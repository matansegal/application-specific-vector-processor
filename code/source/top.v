==> flow/design.v <==
`timescale 1ns / 1ps
module adder(
    input wire [7:0] in1,
    input wire [7:0] in2,
    input wire sub,  
    output wire [7:0] out
    );
    reg [7:0] tmp;
    wire s0,s1,s2,s3,s4,s5,s6,s7;
    wire co0,co1,co2,co3,co4,co5,co6,co7;
    fa f0(in1[0],in2[0],1'b0,s0,co0);
    fa f1(in1[1],in2[1],co0,s1,co1);
    fa f2(in1[2],in2[2],co1,s2,co2);
    fa f3(in1[3],in2[3],co2,s3,co3);
    fa f4(in1[4],in2[4],co3,s4,co4);
    fa f5(in1[5],in2[5],co4,s5,co5);
    fa f6(in1[6],in2[6],co5,s6,co6);
    fa f7(in1[7],in2[7],co6,s7,co7);  
    assign out = {s7,s6,s5,s4,s3,s2,s1,s0} + sub;
endmodule 
module fa( input A,
       input B,
       input CIN,
       output S,
       output COUT
       );
       assign S = A^B^CIN;
       assign COUT = (A&B) | (CIN&A) | (CIN&B);
endmodule
`timescale 1ns / 1ps
module controller(
    input wire clk,
    input wire reset,
    output reg [3:0] state,
    output reg [9:0] load, mul_en, add1_en, add2_en, mul_read, add1_read, add2_read  
    );
    parameter [3:0] s1 = 4'b0000,
                    s2 = 4'b0001,
                    s3 = 4'b0011,
                    s4 = 4'b0010,
                    s5 = 4'b0110,
                    s6 = 4'b0111,
                    s7 = 4'b1111,
                    s8 = 4'b1110,
                    s9 = 4'b1010,
                    s10 = 4'b1011,
                    s11 = 4'b1001,
                    s12 = 4'b1000;
    reg not_first_flag;  
    always@(posedge clk or posedge reset)
    begin
        if(reset)
            begin
                state = s1;
                not_first_flag = 1'b0;
            end
        else
        begin
            case(state)
                s1: state = s2;
                s2: state = s3;
                s3: state = s4;
                s4: state = s5;
                s5: state = s6;
                s6: state = s7;
                s7: state = s8;
                s8: state = s9;
                s9: state = s10;
                s10: state = s11;
                s11: state = s12;
                s12: state = s1;
                default: state = s1;
            endcase
        end       
    end
    always@(posedge clk)
    begin
        case(state)
            s1: 
                begin
                    load = 10'b0000000001;
                    if(not_first_flag)
                    begin
                        mul_en = 0; 
                        add1_en = 10'b1000001000; 
                        add2_en = 10'b0001000100; 
                        mul_read = 0; 
                        add1_read = 10'b0000000100;
                        add2_read = 0;
                    end
                end
            s2: 
                begin
                    load = 10'b0000000010;
                    if(not_first_flag)
                    begin
                        mul_en = 0; 
                        add1_en = 0; 
                        add2_en = 10'b0010001000; 
                        mul_read = 0; 
                        add1_read = 10'b0000001000;
                        add2_read = 0;
                    end
                end
            s3:
                begin
                    load = 10'b0000000100; 
                    mul_en = 0; 
                    add1_en = 0; 
                    add2_en = 0; 
                    mul_read = 0; 
                    add1_read = 0;
                    add2_read = 0;
                    not_first_flag = 1'b1;
                end
            s4:
                begin
                    load = 10'b0000001000;
                    mul_en = 0;
                    add1_en = 0; 
                    add2_en = 0; 
                    mul_read = 0;
                    add1_read = 0;
                    add2_read = 0;
                end
            s5:
                begin
                    load = 10'b0000010000;
                    mul_en = 0;
                    add1_en = 0; 
                    add2_en = 0; 
                    mul_read = 0;
                    add1_read = 0;
                    add2_read = 0;
                end
            s6:
                begin
                    load = 10'b0000100000;
                    mul_en = 10'b0000010001;  
                    add1_en = 0; 
                    add2_en = 0; 
                    mul_read = 0;
                    add1_read = 0;
                    add2_read = 0;
                end
            s7:
                begin
                    load = 10'b0001000000;
                    mul_en = 10'b0000100010;  
                    add1_en = 0; 
                    add2_en = 0; 
                    mul_read = 10'b0000000001;  
                    add1_read = 0;
                    add2_read = 0;
                end
            s8:
                begin
                    load = 10'b0010000000;  
                    mul_en = 10'b0001000100;  
                    add1_en = 0; 
                    add2_en = 0; 
                    mul_read = 10'b0000000010;  
                    add1_read = 0;
                    add2_read = 0;
                end
            s9:
                begin
                    load = 10'b0100000000;  
                    mul_en = 10'b0010001000;  
                    add1_en = 0; 
                    add2_en = 0; 
                    mul_read = 10'b0000000100;  
                    add1_read = 0;
                    add2_read = 0;
                end
            s10:
                begin
                    load = 10'b1000000000;  
                    mul_en = 0; 
                    add1_en = 10'b0100000001; 
                    add2_en = 0; 
                    mul_read = 10'b0000001000;  
                    add1_read = 0;
                    add2_read = 0;
                end
            s11:
                begin
                    load = 10'b0100000000;  
                    mul_en = 0; 
                    add1_en = 10'b1000000010; 
                    add2_en = 10'b0000010001; 
                    mul_read = 0; 
                    add1_read = 10'b0000000001;
                    add2_read = 0;
                end
            s12:
                begin
                    load = 10'b1000000000;  
                    mul_en = 0; 
                    add1_en = 10'b0100000100; 
                    add2_en = 10'b0000100010; 
                    mul_read = 0; 
                    add1_read = 10'b0000000010;
                    add2_read = 0;
                end
            default: 
                not_first_flag = 1'b0;
        endcase
    end
endmodule
`timescale 1ns / 1ps
module datapath(
    input wire clk,
    input wire reset,
    input wire [3:0] state,
    input wire [7:0] next_in,
    input wire [9:0] load, mul_en, add1_en, add2_en, mul_read, add1_read, add2_read,  
    output wire [7:0] r1,r2,r3,r4,r5,r6,r7,r8,r9,r10,  
    output reg [7:0] f
    );
    parameter [3:0] s1 = 4'b0000,
                    s2 = 4'b0001,
                    s3 = 4'b0011,
                    s4 = 4'b0010,
                    s5 = 4'b0110,
                    s6 = 4'b0111,
                    s7 = 4'b1111,
                    s8 = 4'b1110,
                    s9 = 4'b1010,
                    s10 = 4'b1011,
                    s11 = 4'b1001,
                    s12 = 4'b1000;
    wire [7:0] sum1,sum2,prod;  
    reg [7:0] add11,add12,add21,add22,mul1,mul2;
    reg not_first_flag;  
    adder A1(add11,add12,1'b0,sum1);  
    adder A2(add21,~add22,1'b1,sum2);  
    multiplier M1(mul1,mul2,prod);
    register reg1((load[0]) ? next_in : (mul_read[0]) ? prod : (add1_read[0]) ? sum1 : (add2_read[0]) ? sum2 : 8'bz,
        clk,reset,
        load[0] || mul_read[0] || add1_read[0] || add2_read[0],
        r1);
    register reg2((load[1]) ? next_in : (mul_read[1]) ? prod : (add1_read[1]) ? sum1 : (add2_read[1]) ? sum2 : 8'bz,
        clk,reset,
        load[1] || mul_read[1] || add1_read[1] || add2_read[1],
        r2);
    register reg3((load[2]) ? next_in : (mul_read[2]) ? prod : (add1_read[2]) ? sum1 : (add2_read[2]) ? sum2 : 8'bz,
        clk,reset,
        load[2] || mul_read[2] || add1_read[2] || add2_read[2],
        r3);
    register reg4((load[3]) ? next_in : (mul_read[3]) ? prod : (add1_read[3]) ? sum1 : (add2_read[3]) ? sum2 : 8'bz,
        clk,reset,
        load[3] || mul_read[3] || add1_read[3] || add2_read[3],
        r4);
    register reg5((load[4]) ? next_in : (mul_read[4]) ? prod : (add1_read[4]) ? sum1 : (add2_read[4]) ? sum2 : 8'bz,
        clk,reset,
        load[4] || mul_read[4] || add1_read[4] || add2_read[4],
        r5);
    register reg6((load[5]) ? next_in : (mul_read[5]) ? prod : (add1_read[5]) ? sum1 : (add2_read[5]) ? sum2 : 8'bz,
        clk,reset,
        load[5] || mul_read[5] || add1_read[5] || add2_read[5],
        r6);
    register reg7((load[6]) ? next_in : (mul_read[6]) ? prod : (add1_read[6]) ? sum1 : (add2_read[6]) ? sum2 : 8'bz,
        clk,reset,
        load[6] || mul_read[6] || add1_read[6] || add2_read[6],
        r7);
    register reg8((load[7]) ? next_in : (mul_read[7]) ? prod : (add1_read[7]) ? sum1 : (add2_read[7]) ? sum2 : 8'bz,
        clk,reset,
        load[7] || mul_read[7] || add1_read[7] || add2_read[7],
        r8);
    register reg9((load[8]) ? next_in : (mul_read[8]) ? prod : (add1_read[8]) ? sum1 : (add2_read[8]) ? sum2 : 8'bz,
        clk,reset,
        load[8] || mul_read[8] || add1_read[8] || add2_read[8],
        r9);
    register reg10((load[9]) ? next_in : (mul_read[9]) ? prod : (add1_read[9]) ? sum1 : (add2_read[9]) ? sum2 : 8'bz,
        clk,reset,
        load[9] || mul_read[9] || add1_read[9] || add2_read[9],
        r10);
    always@(posedge clk or posedge reset)
    begin
        if(reset)
        begin
            f = 0;     
            not_first_flag = 1'b0;
        end
        else
        begin
            case(state)
                s1:
                    begin
                        if(not_first_flag)
                        begin
                            add11 = r4;
                            add12 = r10;
                            add21 = sum1;
                            add22 = r7;
                            f = sum2;
                        end
                    end
                s2:
                    begin
                        if(not_first_flag)
                        begin
                            add21 = sum1;
                            add22 = r8;
                            f = sum2;
                        end
                    end
                s3:
                    begin
                        if(not_first_flag)
                            f = sum2;
                    end
                s4:
                    begin
                        not_first_flag = 1'b1;
                    end
                s5:
                    begin
                    end
                s6:  
                    begin
                        mul1 = r1;
                        mul2 = r5;
                    end
                s7:  
                    begin
                        mul1 = r2;
                        mul2 = r6;
                    end
                s8:  
                    begin
                        mul1 = r3;
                        mul2 = r7;
                    end
                s9:  
                    begin
                        mul1 = r4;
                        mul2 = r8;
                    end
                s10:  
                    begin
                        add11 = r1;
                        add12 = r9;
                    end
                s11:  
                    begin
                        add11 = r2;
                        add12 = r10;
                        add21 = sum1;
                        add22 = r5;
                    end
                s12:  
                    begin
                        add11 = r3;
                        add12 = r9;
                        add21 = sum1;
                        add22 = r6;
                        f = sum2;
                    end
               default: not_first_flag = 1'b0;
            endcase
        end
    end
endmodule
`timescale 1ns / 1ps
module multiplier(
    input wire [7:0] in1,
    input wire [7:0] in2,
    output wire [7:0] out 
    );
    wire [7:0] A_out1, A_out2, A_out3, A_out4, A_out5, A_out6, A_out7, A_out8;
    wire [7:0] Q_out1, Q_out2, Q_out3, Q_out4, Q_out5, Q_out6, Q_out7, Q_out8;
    wire q0_1, q0_2, q0_3, q0_4, q0_5, q0_6, q0_7, q0_8; 
    Booth B1 (
        8'h00,in1,in2,1'b0,
        A_out1,Q_out1,q0_1
        );
    Booth B2 (
        A_out1,in1,Q_out1,q0_1,
        A_out2,Q_out2,q0_2
        );
    Booth B3 (
        A_out2,in1,Q_out2,q0_2,
        A_out3,Q_out3,q0_3
        );
    Booth B4 (
        A_out3,in1,Q_out3,q0_3,
        A_out4,Q_out4,q0_4
        );
    Booth B5 (
        A_out4,in1,Q_out4,q0_4,
        A_out5,Q_out5,q0_5
        );
    Booth B6 (
        A_out5,in1,Q_out5,q0_5,
        A_out6,Q_out6,q0_6
        );
    Booth B7 (
        A_out6,in1,Q_out6,q0_6,
        A_out7,Q_out7,q0_7
        );
    Booth B8 (
        A_out7,in1,Q_out7,q0_7,
        A_out8,Q_out8,q0_8
        );
    assign out = A_out8;  
endmodule
module Booth(
    input [7:0] A_in,
    input [7:0] M,
    input [7:0] Q_in,
    input  q0,
    output reg [7:0] A_out,
    output reg [7:0] Q_out,
    output reg q0_out
    );
    wire [7:0] sum, diff;
    adder A1 (A_in, M, 1'b0, sum);
    adder S1 (A_in, ~M, 1'b1, diff);
    always@(A_in,Q_in,M,q0,sum,diff)
    begin
        case({Q_in[0],q0})
            2'b00,2'b11: {A_out, Q_out, q0_out} <= {A_in[7], A_in, Q_in};
            2'b01: {A_out, Q_out, q0_out} <= {sum[7], sum, Q_in};
            2'b10: {A_out, Q_out, q0_out} <= {diff[7], diff, Q_in};
        endcase
    end
endmodule
`timescale 1ns / 1ps
module register(
    input wire [7:0] din,
    input wire clk,
    input wire reset,
    input wire ld,
    output reg [7:0] data
    );
    always@(posedge clk or posedge reset)
    begin
        if(reset == 1)
            data = 0;
        else if(ld == 1)
            data = din;
    end
endmodule
`timescale 1ns / 1ps
module top(
    input wire clk,
    input wire reset,
    input wire [7:0] next_in,
    output wire [7:0] r1,r2,r3,r4,r5,r6,r7,r8,r9,r10,  
    output wire [7:0] f
    );
    wire [9:0] load, mul_en, add1_en, add2_en, mul_read, add1_read, add2_read;
    wire [3:0] state;
    controller C1(
        clk,
        reset,
        state,
        load, mul_en, add1_en, add2_en, mul_read, add1_read, add2_read  
    );
    datapath DP1(
        clk,
        reset,
        state,
        next_in,
        load, mul_en, add1_en, add2_en, mul_read, add1_read, add2_read,  
        r1,r2,r3,r4,r5,r6,r7,r8,r9,r10,  
        f
    );
endmodule
# From RTL to reports: top
# Tool output for the design above, in the order of the flow.
# Line numbers count from 1 in the design file above.
# Operators: Yosys type, input widths -> output width; for muxes data width and select width s.
# A cell with -- has no value.
# inputs
top_module	top
clock	clk
lib	sky130hd
corner	tt_025C_1v80

# After elaboration
# Source: Yosys, flattened and elaborated, memories not mapped. Widths are those after wreduce. Registers that Yosys merges into a memory's read port (data or address) are not register bits. Print and check cells do not count. Equal cells are merged and count once.
# Memory sizes are those after Yosys's memory passes, which may raise the word count (mostly to a power of two), join words into wider ones and drop unused or constant bits.
# op_classes
add_sub_neg	9
n_eq	36
muxes	55
bitwise	742
reduce_logical	61
# ops
cell	count
$pmux 17 s3	7
$and 1x1->1	304
$mux 8	36
$xor 1x1->1	240
$or 1x1->1	192
$pmux 8 s4	4
$pmux 10 s10	1
$add 8x1->8 const B	9
$pmux 10 s5	1
$pmux 17 s2	1
$pmux 8 s2	2
$pmux 10 s3	1
$eq 2x2->1 const B	14
$eq 4x4->1 const B	6
$pmux 8 s3	1
$reduce_or 2->1	11
$logic_or 1x1->1	20
$logic_not 2->1	8
$reduce_bool 4->1	4
$not 8->8	2
$eq 2x1->1 const B	7
$reduce_and 3->1	4
$reduce_or 11->1	1
$reduce_bool 10->1	1
$ne 2x1->1 const B	4
$eq 4x2->1 const B	2
$eq 4x3->1 const B	2
$reduce_or 8->1	1
# Not listed: further kinds 11, cells in them 17.
# word_totals
reg_bits	167
mem_bits_ro	64
clocked_rd_ports_x_width	4
n_memories	1
in_bits	10
output_inout_bits	88
elab_cells	925
# mem_list
name	words	width	rd	wr	line	source
(no name shown)	16	4	1	0	59	case(state)

# Longest topological paths
# Depth = most cells in a row (Yosys ltp): at word level without a register or memory, in the mapped netlist without a sequential cell, where the memories' decode and read muxes count.
# logic_depth
word_depth	159
ABC_AREA	0
ltp_mapped	71

# Mapped cells and area
# Yosys stat after the flow's synthesis: flattened, memories mapped to cells. It holds for the ABC_AREA given above (unset counts as 0); a run with the other value may have another netlist.
# Totals and module areas in this step are rounded.
# types
type	count	type_area_um2
sky130_fd_sc_hd__dfrtp_1	93	2.33E+03
sky130_fd_sc_hd__edfxtp_1	64	1.92E+03
sky130_fd_sc_hd__fa_1	96	1.92E+03
sky130_fd_sc_hd__mux2_2	60	675.648
sky130_fd_sc_hd__ha_1	38	475.456
sky130_fd_sc_hd__nand2_1	111	416.65
sky130_fd_sc_hd__mux2i_1	38	380.365
sky130_fd_sc_hd__inv_1	99	371.606
sky130_fd_sc_hd__a21oi_1	74	370.355
sky130_fd_sc_hd__xnor2_1	39	341.578
sky130_fd_sc_hd__nor2_1	84	315.302
sky130_fd_sc_hd__a221oi_1	31	271.51
sky130_fd_sc_hd__clkbuf_1	62	232.723
sky130_fd_sc_hd__o21ai_0	39	195.187
sky130_fd_sc_hd__xor2_1	20	175.168
sky130_fd_sc_hd__a222oi_1	16	160.154
sky130_fd_sc_hd__a221o_1	14	140.134
sky130_fd_sc_hd__nand3_1	24	120.115
# Not listed: further types 65, cells in them 217.
# synth_totals
stdcells	1219
yosys_area_um2	12400
seq_area_um2	4250
ff_cells	157
n_buf	73
# The figures by module come from a second, unflattened synthesis with its own total; it is not the netlist above.
# hier_totals
cells_unflattened	1807
hier_area_um2	18200
# Each row is one instance without its submodules.
# by_module
module	instances	n_cells	area_um2	mod_seq_area_um2
datapath	1	645	5770	1670
register	10	18	335	200
fa	144	1	20.0	0.0
Booth	8	50	298	0.0
adder	18	17	129	0.0
controller	1	131	1510	821
multiplier	1	1	3.8	0.0
top	1	0	0.0	0.0

# Worst setup path after synthesis
# Source: OpenSTA report_checks on the synthesized netlist (no wires, ideal clock, input and output delay 20% of the period each), path of least setup slack; recovery checks are left aside. Register names are those of the netlist, which keeps one name where synthesis merged equal registers.
# synth_timing
path_type	register to register
startpoint	register DP1.mul1[1]
endpoint	register DP1.reg1.data[6]
clock_period_ns	38.3
setup_ns	0.082
arrival_time_ns	17.106
required_time_ns	38.218
slack_ns	21.112
path_delay_ns	17.188
driving_pins	70
n_path_buf	1
period_less_setup_slack_ns	17.188
# "path_delay_ns" = arrival - input delay + setup time.
# "driving_pins": output pins that drive a net of the path, with the launching flip-flop's if there is one; two outputs of one cell count as two.
# "period_less_setup_slack_ns" is the clock period less the worst setup slack; recovery checks do not enter. This is arithmetic on one report: input and output delays are still those of the set period (20% each).
# Between the ends stands the longest chain of elaborated cells between them, by number of cells; it is not shown to be the way that was timed. Of several equally long chains one is given.
# Each line given opens the expression or statement behind the cell; cells for indexed reads and writes are added by Yosys, which also makes memories of some case tables.
# A register here has more assigning lines than the two given.
# synth_between
cell_sequence	sky130_fd_sc_hd__edfxtp_1 sky130_fd_sc_hd__inv_1 sky130_fd_sc_hd__ha_1 sky130_fd_sc_hd__xnor2_1 sky130_fd_sc_hd__nand2_1 sky130_fd_sc_hd__inv_1 sky130_fd_sc_hd__fa_1 sky130_fd_sc_hd__fa_1 sky130_fd_sc_hd__fa_1 sky130_fd_sc_hd__fa_1 sky130_fd_sc_hd__fa_1 sky130_fd_sc_hd__fa_1 sky130_fd_sc_hd__and4_1 sky130_fd_sc_hd__nand3_1 sky130_fd_sc_hd__or3_1 sky130_fd_sc_hd__and3_4 sky130_fd_sc_hd__a31oi_2 sky130_fd_sc_hd__inv_2 (+34 left out) sky130_fd_sc_hd__fa_1 sky130_fd_sc_hd__or3_1 sky130_fd_sc_hd__xnor2_1 sky130_fd_sc_hd__or2_2 sky130_fd_sc_hd__nor2_1 sky130_fd_sc_hd__mux2i_1 sky130_fd_sc_hd__nand4b_1 sky130_fd_sc_hd__and2_4 sky130_fd_sc_hd__buf_6 sky130_fd_sc_hd__inv_1 sky130_fd_sc_hd__fa_1 sky130_fd_sc_hd__or3_1 sky130_fd_sc_hd__xor2_1 sky130_fd_sc_hd__a221o_1 sky130_fd_sc_hd__a21oi_1 sky130_fd_sc_hd__a311oi_2 sky130_fd_sc_hd__o21ai_2 sky130_fd_sc_hd__a31oi_1
elab_chain_cells	68
# synth_lines
item	line	source
start: declaration	234	reg [7:0] add11,add12,add21,add22,mul1,mul2;
start: assignment	323	mul1 = r1;
start: assignment	328	mul1 = r2;
$not 8->8	420	adder S1 (A_in, ~M, 1'b1, diff);
$add 8x1->8	19	assign out = {s7,s6,s5,s4,s3,s2,s1,s0} + sub;
$pmux 17 s2	423	case({Q_in[0],q0})
$and 1x1->1 (2 in a row)	28	assign COUT = (A&B) | (CIN&A) | (CIN&B);
$or 1x1->1 (2 in a row)	28
$and 1x1->1	28
$or 1x1->1 (2 in a row)	28
(+48 left out)	--
$or 1x1->1 (2 in a row)	28
$and 1x1->1	28
$or 1x1->1 (2 in a row)	28
$xor 1x1->1	27	assign S = A^B^CIN;
$add 8x1->8	19
$pmux 17 s3	423
$mux 8 (2 in a row)	239	register reg1((load[0]) ? next_in : (mul_read[0]) ? prod : (add1_read[0]) ? sum1 : (add2_read[0]) ? sum2 : 8'b ...
end: assignment	441	data = 0;
end: assignment	443	data = din;
end: declaration	436	output reg [7:0] data

# Worst path after layout
# From the final timing report of flow run B: the path of least setup slack in the routed layout; clock arrival at registers is part of the times.
# layout_timing
path_type	register to register
startpoint	register DP1.mul1[0]
endpoint	register DP1.reg1.data[7]
clock_period_ns	16.9
setup_ns	0.15
arrival_time_ns	16.83
required_time_ns	17.19
slack_ns	0.36
driving_pins	70
n_path_buf	1
# Between the ends stands the longest chain of elaborated cells between them, by number of cells; it is not shown to be the way that was timed. Of several equally long chains one is given.
# A register here has more assigning lines than the two given.
# layout_between
cell_sequence	sky130_fd_sc_hd__edfxtp_1 sky130_fd_sc_hd__inv_2 sky130_fd_sc_hd__ha_4 sky130_fd_sc_hd__and3_4 sky130_fd_sc_hd__fa_2 sky130_fd_sc_hd__fa_2 sky130_fd_sc_hd__fa_2 sky130_fd_sc_hd__fa_2 sky130_fd_sc_hd__fa_2 sky130_fd_sc_hd__fa_1 sky130_fd_sc_hd__and4_4 sky130_fd_sc_hd__nand3_2 sky130_fd_sc_hd__or3_4 sky130_fd_sc_hd__and3_4 sky130_fd_sc_hd__a31oi_4 sky130_fd_sc_hd__inv_2 sky130_fd_sc_hd__fa_1 sky130_fd_sc_hd__or3b_4 (+34 left out) sky130_fd_sc_hd__fa_1 sky130_fd_sc_hd__or3_4 sky130_fd_sc_hd__xnor2_2 sky130_fd_sc_hd__or2_4 sky130_fd_sc_hd__nor2_2 sky130_fd_sc_hd__mux2i_1 sky130_fd_sc_hd__nand4b_1 sky130_fd_sc_hd__and2_4 sky130_fd_sc_hd__inv_2 sky130_fd_sc_hd__fa_1 sky130_fd_sc_hd__or3_4 sky130_fd_sc_hd__xor2_4 sky130_fd_sc_hd__a221o_1 sky130_fd_sc_hd__a21oi_2 sky130_fd_sc_hd__a311oi_2 sky130_fd_sc_hd__o21ai_4 sky130_fd_sc_hd__buf_12 sky130_fd_sc_hd__a31oi_1
elab_chain_cells	68
# layout_lines
item	line	source
start: declaration	234	reg [7:0] add11,add12,add21,add22,mul1,mul2;
start: assignment	323	mul1 = r1;
start: assignment	328	mul1 = r2;
$not 8->8	420	adder S1 (A_in, ~M, 1'b1, diff);
$add 8x1->8	19	assign out = {s7,s6,s5,s4,s3,s2,s1,s0} + sub;
$pmux 17 s2	423	case({Q_in[0],q0})
$and 1x1->1 (2 in a row)	28	assign COUT = (A&B) | (CIN&A) | (CIN&B);
$or 1x1->1 (2 in a row)	28
$and 1x1->1	28
$or 1x1->1 (2 in a row)	28
(+48 left out)	--
$or 1x1->1 (2 in a row)	28
$and 1x1->1	28
$or 1x1->1 (2 in a row)	28
$xor 1x1->1	27	assign S = A^B^CIN;
$add 8x1->8	19
$pmux 17 s3	423
$mux 8 (2 in a row)	239	register reg1((load[0]) ? next_in : (mul_read[0]) ? prod : (add1_read[0]) ? sum1 : (add2_read[0]) ? sum2 : 8'b ...
end: assignment	441	data = 0;
end: assignment	443	data = din;
end: declaration	436	output reg [7:0] data

# Design top on sky130hd. What follows are 2 stored runs of the flow, each under its own settings; their order means nothing. The constraints put input and output delay at 20% of the set period each and load the outputs with 0.01 pF.
# "timing.achieved_period_ns" = clock period - worst setup slack. The figure is calculated, with input and output delays left at 20% of the set period.
# "power_total_uw" is the tool's figure for a default switching activity; nothing was simulated.
# Values from the reports are rounded here.
# A setting shown as n/a is not set for that run.
# A result given as n/a is not shown for that run.
run name	period_ns	CORE_UTILIZATION	PLACE_DENSITY_LB_ADDON	CORE_ASPECT_RATIO	CELL_PAD_IN_SITES_DETAIL_PLACEMENT	ABC_AREA	GPL_ROUTABILITY_DRIVEN	SLEW_MARGIN	MIN_ROUTING_LAYER	MAX_ROUTING_LAYER	CAP_MARGIN	CORE_MARGIN	SETUP_SLACK_MARGIN	synthArea_um2	die_area_um2	util_frac	timing.setup.ws_ns	final_setup_tns_ns	fin_hold_ws_ns	power_total_uw	timing.achieved_period_ns
flow run A	15.7	72	0.23	0.56	2	1	1	35	met1	met5	20	2	n/a	n/a	n/a	n/a	n/a	n/a	n/a	n/a	n/a
flow run B	16.9	66	n/a	n/a	n/a	0	n/a	20	met1	n/a	15	2	4.79	12400	19900	0.826	0.360	0.000	0.511	1090	16.540
# Flow run A: no final report: placement broke off with DPL-0033
